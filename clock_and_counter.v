==> flow/design.v <==
module counter(clk, start, stop, out);
input clk, start, stop;
output out;
parameter n = 99999999;
reg [31:0] cnt;
wire [31:0]next_cnt;
always@(posedge clk) begin
    if(start == 1'b1) begin
        cnt <= n;
    end
    else begin
        cnt <= (stop == 1'b0)? next_cnt : cnt;
    end
end
assign next_cnt = (cnt == 32'd0)? 32'd0 : cnt - 32'd1;
assign out = (cnt == 32'd0)? 1'b1 : 1'b0; 
endmodule
module counter2Hz(clk, rst, out);
input clk, rst;
output out;
reg [30:0] cnt;
wire [30:0]next_cnt;
always@(posedge clk) begin
    if(rst == 1'b1) begin
        cnt <= 31'd0;
    end
    else begin
        cnt <= next_cnt;
    end
end
assign next_cnt = (cnt == 31'd49999999)? 31'd0 : cnt + 31'd1;
assign out = (cnt == 31'd49999999)? 1'b1 : 1'b0; 
endmodule
module counter10Hz(clk, rst, out);
input clk, rst;
output out;
reg [24:0] cnt;
wire [24:0]next_cnt;
always@(posedge clk) begin
    if(rst == 1'b1) begin
        cnt <= 25'd0;
    end
    else begin
        cnt <= next_cnt;
    end
end
assign next_cnt = (cnt == 25'd9999999)? 25'd0 : cnt + 25'd1;
assign out = (cnt == 25'd9999999)? 1'b1 : 1'b0; 
endmodule
module long_press(clk, press, out);
input clk, press;
output out;
parameter n = 199999999;
reg [31:0] cnt;
always@(posedge clk) begin
    if(press == 1'b1) begin
        cnt <= (cnt == 32'd0)? 32'd0 : cnt - 1;
    end
    else begin
        cnt <= n;
    end
end
assign out = (cnt == 32'd0)? 1'b1 : 1'b0; 
endmodule
module clock1Hz(clk, rst, nclk);
input clk, rst;
output nclk;
reg [30:0] cnt;
wire [30:0]next_cnt;
always@(posedge clk) begin
    if(rst == 1'b1) begin
        cnt <= 31'd0;
    end
    else begin
        cnt <= next_cnt;
    end
end
assign next_cnt = (cnt == 31'd99999999)? 31'd0 : cnt + 31'd1;
assign nclk = (cnt > 31'd49999999)? 1'b1 : 1'b0; 
endmodule
module clock100Hz(clk, rst, nclk);
input clk, rst;
output nclk;
reg [20:0] cnt;
wire [20:0] next_cnt;
always@(posedge clk) begin
    if(rst == 1'b1) begin
        cnt <= 21'd0;
    end
    else begin
        cnt <= next_cnt;
    end
end
assign next_cnt = (cnt == 21'd999999)? 21'd0 : cnt + 21'd1;
assign nclk = (cnt > 21'd499999)? 1'b1 : 1'b0;
endmodule
module clk_7seg(clk, rst, nclk);
input clk, rst;
output nclk;
reg [17:0] cnt;
wire [17:0] next_cnt;
always@(posedge clk) begin
    if(rst == 1'b1) begin
        cnt <= 18'd0;
    end
    else begin
        cnt <= next_cnt;
    end
end
assign next_cnt = cnt + 18'd1;
assign nclk = cnt[17];
endmodule
module clock_25MHz(clk, rst, nclk);
input clk, rst;
output nclk;
reg [1:0] num;
wire [1:0] n_num;
always@(posedge clk) begin
    if(rst == 1'b1) begin
        num <= 0;
    end
    else begin
        num <= n_num;
    end
end
assign n_num = num + 1'b1;
assign nclk = num[1];
endmodule
# Reports on clock1Hz
# The steps from the RTL of clock1Hz to its reports follow in flow order.
# Lines are those of the file above, counted from 1.
# Operators carry their Yosys type and port widths (W data, S select, Z words).
# Library cell names are shortened.
# The mark -- stands for no value.
[setup]
top = "clock1Hz"
clock_port = "clk"
cell_library = "sky130hd"
lib_corner = "tt_025C_1v80"

# Word level
# Source: Yosys, flattened and elaborated, memories not mapped. Widths are those after wreduce. Registers that Yosys merges into a memory's read port (data or address) are not register bits. Print and check cells do not count. Equal cells are merged and count once.
[bits]
output_inout_bits = 1
input_bits = 2
wordCells = 6
ff_bits = 31
[op_classes]
n_addsub = 1
equal = 1
n_cmp = 1
muxes = 1
reduce_and_logical = 1
[op_table]
columns = ["op", "n"]
rows = [
  ["$add A31 B1 Y31 const B", 1],
  ["$gt A31 B26 Y1 const B", 1],
  ["$eq A31 B27 Y1 const B", 1],
  ["$reduce_or A2 Y1", 1],
  ["$mux W1", 1],
]

# Logic depth
# Depth = most cells in a row (Yosys ltp): at word level without a register or memory, in the mapped netlist without a sequential cell, where the memories' decode and read muxes count.
[logic_depth]
word_depth = 2
ABC_AREA = 0
ltp_mapped = 7
mapped_depth_nobuf = 5

# Mapped cells and area
# Source: synth_stat.txt of the flow (Yosys; design flattened, memories mapped). It holds for the ABC_AREA given above (unset counts as 0); a run with the other value may have another netlist.
# Totals and module areas in this step are rounded.
[types]
columns = ["type", "n", "area_total_um2"]
rows = [
  ["dfxtp_1", 31, 620.595],
  ["or4_1", 18, 135.13],
  ["a21oi_1", 17, 85.082],
  ["o31ai_1", 10, 75.072],
  ["nand3_1", 14, 70.067],
  ["and4_1", 7, 61.309],
  ["nand2_1", 15, 56.304],
  ["nor2_1", 14, 52.55],
  ["nand4_1", 8, 50.048],
  ["or3_1", 8, 50.048],
  ["xnor2_1", 5, 43.792],
  ["o21ai_0", 7, 35.034],
  ["xor2_1", 3, 26.275],
  ["a31oi_1", 4, 25.024],
  ["buf_6", 2, 22.522],
  ["clkbuf_1", 6, 22.522],
  ["inv_1", 6, 22.522],
  ["o31ai_4", 1, 21.27],
]
# Other cell types: 18; their cells: 27.
[mapped]
buffers = 12
seq_area_um2 = 620.6
cells = 203
ffs = 31
mapped_area_um2 = 1670

# Worst setup path after synthesis
# Path of least setup slack by OpenSTA after synthesis, without wires, with an ideal clock, recovery checks aside; 20% of the period is set as input and as output delay. Where synthesis merged equal registers, the netlist keeps one of their names.
[synth_timing]
path_type = "register to output"
startpoint = "reg cnt[28]"
endpoint = "out nclk"
n_path_buf = 0
required_ns = 2.640
period_ns = 3.3
path_stages = 5
setup_slack_ns = 0.689
path_delay_ns = 1.951
launch_ns = 0.000
t_arrival_ns = 1.951
output_delay_ns = 0.660
period_less_setup_slack_ns = 2.611
# "path_delay_ns" = arrival - input delay + setup time.
# At an output port there is no setup time.
# "path_stages": output pins that drive a net of the path, with the launching flip-flop's if there is one; two outputs of one cell count as two.
# "period_less_setup_slack_ns" = period - worst setup slack (recovery checks aside). The figure is calculated, with input and output delays left at 20% of the set period.
# Between the ends stands the longest chain of elaborated cells between them, by number of cells; it is not shown to be the way that was timed. Of several equally long chains one is given.
# Each line given opens the expression or statement behind the cell; cells for indexed reads and writes are added by Yosys, which also makes memories of some case tables.
[synth_via]
cell_sequence = "dfxtp_1 or4_1 or4_1 or4_1 o211a_1"
elab_chain_len = 2
cone_cells = 2
cone_lines = 1
classes_between = "compare: 1; mux: 1"
[synth_rtl]
columns = ["item", "line_no", "source"]
rows = [
  ["start, declared", 68, "reg [30:0] cnt;"],
  ["start, assigned", 72, "cnt <= 31'd0;"],
  ["start, assigned", 75, "cnt <= next_cnt;"],
  ["$gt A31 B26 Y1", 79, "assign nclk = (cnt > 31'd49999999)? 1'b1 : 1'b0;"],
  ["$mux W1", 79, ""],
  ["end, declared", 67, "output nclk;"],
]

# Path in the finished layout
# From the final timing report of run 1: the path of least setup slack in the routed layout; clock arrival at registers is part of the times.
[layout_timing]
path_type = "register to output"
startpoint = "reg cnt[28]"
endpoint = "out nclk"
output_delay_ns = 0.51
path_stages = 6
setup_slack_ns = -0.32
t_arrival_ns = 2.37
required_ns = 2.06
launch_ns = 0.29
period_ns = 2.57
n_path_buf = 1
# Between the ends stands the longest chain of elaborated cells between them, by number of cells; it is not shown to be the way that was timed. Of several equally long chains one is given.
[layout_via]
cell_sequence = "dfxtp_1 or4_4 or4_1 or4_1 o211a_1 buf_2"
elab_chain_len = 2
cone_cells = 2
cone_lines = 1
classes_between = "compare: 1; mux: 1"
[layout_rtl]
columns = ["item", "line_no", "source"]
rows = [
  ["start, declared", 68, "reg [30:0] cnt;"],
  ["start, assigned", 72, "cnt <= 31'd0;"],
  ["start, assigned", 75, "cnt <= next_cnt;"],
  ["$gt A31 B26 Y1", 79, "assign nclk = (cnt > 31'd49999999)? 1'b1 : 1'b0;"],
  ["$mux W1", 79, ""],
  ["end, declared", 67, "output nclk;"],
]

Wiki page: clock1Hz / flow data

clock1Hz through Yosys and OpenROAD on sky130hd: 2 stored runs, unordered, with their settings and measured results. The constraints put input and output delay at 20% of the set period each and load the outputs with 0.01 pF.
"worst_path_ns": the worst setup path's part of the clock period (all of it between registers, 20% less for each end at a port) less its slack. A launch clock that arrives late makes it longer, a capture clock that arrives late makes it shorter.
"totalPower_w" rests on the timing tool's default activity at the inputs, not on a simulated workload.
Results are given in rounded form.

# run 1
==> flow/run.sh <==
#!/bin/bash
# the make line also repeats the synthesis and layout settings of config.mk as NAME=value (left out here)
make -C /OpenROAD-flow-scripts/flow DESIGN_CONFIG=/design/flow/config.mk WORK_HOME=/design/flow/orfs CLKGATE_MAP_FILE= finish
==> flow/config.mk <==
export PLATFORM = sky130hd
export DESIGN_NAME = clock1Hz
export DESIGN_NICKNAME = clock1Hz
export VERILOG_FILES = /design/flow/design.v
export SDC_FILE = /design/flow/constraint.sdc
export NUM_CORES = 4
export LEC_CHECK = 0
export CAP_MARGIN = 20
export CORE_MARGIN = 2
export CORE_UTILIZATION = 40
export SLEW_MARGIN = 20
==> flow/constraint.sdc <==
create_clock -name core_clock -period 2.57 [get_ports {clk}]
set_input_delay 0.5140 -clock core_clock [delete_from_list [all_inputs] [get_ports {clk}]]
set_output_delay 0.5140 -clock core_clock [all_outputs]
set_load 0.01 [all_outputs]

==> run 1: results <==
worst_setup_slack_ns=-0.316
worst_path_ns=2.37
timing.worst_path_kind="register to output"
total_negative_slack_ns=-0.316
post_synth_area_um2=1670
totalPower_w=0.0009344
cell_area_final_um2=2008
design.die.area_um2=4709

# run 2
==> flow/run.sh <==
#!/bin/bash
# the make line also repeats the synthesis and layout settings of config.mk as NAME=value (left out here)
make -C /OpenROAD-flow-scripts/flow DESIGN_CONFIG=/design/flow/config.mk WORK_HOME=/design/flow/orfs CLKGATE_MAP_FILE= finish
==> flow/config.mk <==
export PLATFORM = sky130hd
export DESIGN_NAME = clock1Hz
export DESIGN_NICKNAME = clock1Hz
export VERILOG_FILES = /design/flow/design.v
export SDC_FILE = /design/flow/constraint.sdc
export NUM_CORES = 4
export LEC_CHECK = 0
export CAP_MARGIN = 20
export CELL_PAD_IN_SITES_DETAIL_PLACEMENT = 1
export CELL_PAD_IN_SITES_GLOBAL_PLACEMENT = 2
export CORE_ASPECT_RATIO = 0.7
export CORE_MARGIN = 2
export CORE_UTILIZATION = 66
export GPL_ROUTABILITY_DRIVEN = 0
export MIN_ROUTING_LAYER = met2
export SLEW_MARGIN = 20
==> flow/constraint.sdc <==
create_clock -name core_clock -period 2.35 [get_ports {clk}]
set_input_delay 0.4700 -clock core_clock [delete_from_list [all_inputs] [get_ports {clk}]]
set_output_delay 0.4700 -clock core_clock [all_outputs]
set_load 0.01 [all_outputs]

==> run 2: results <==
outcome="no results, placement failed with GPL-0301"
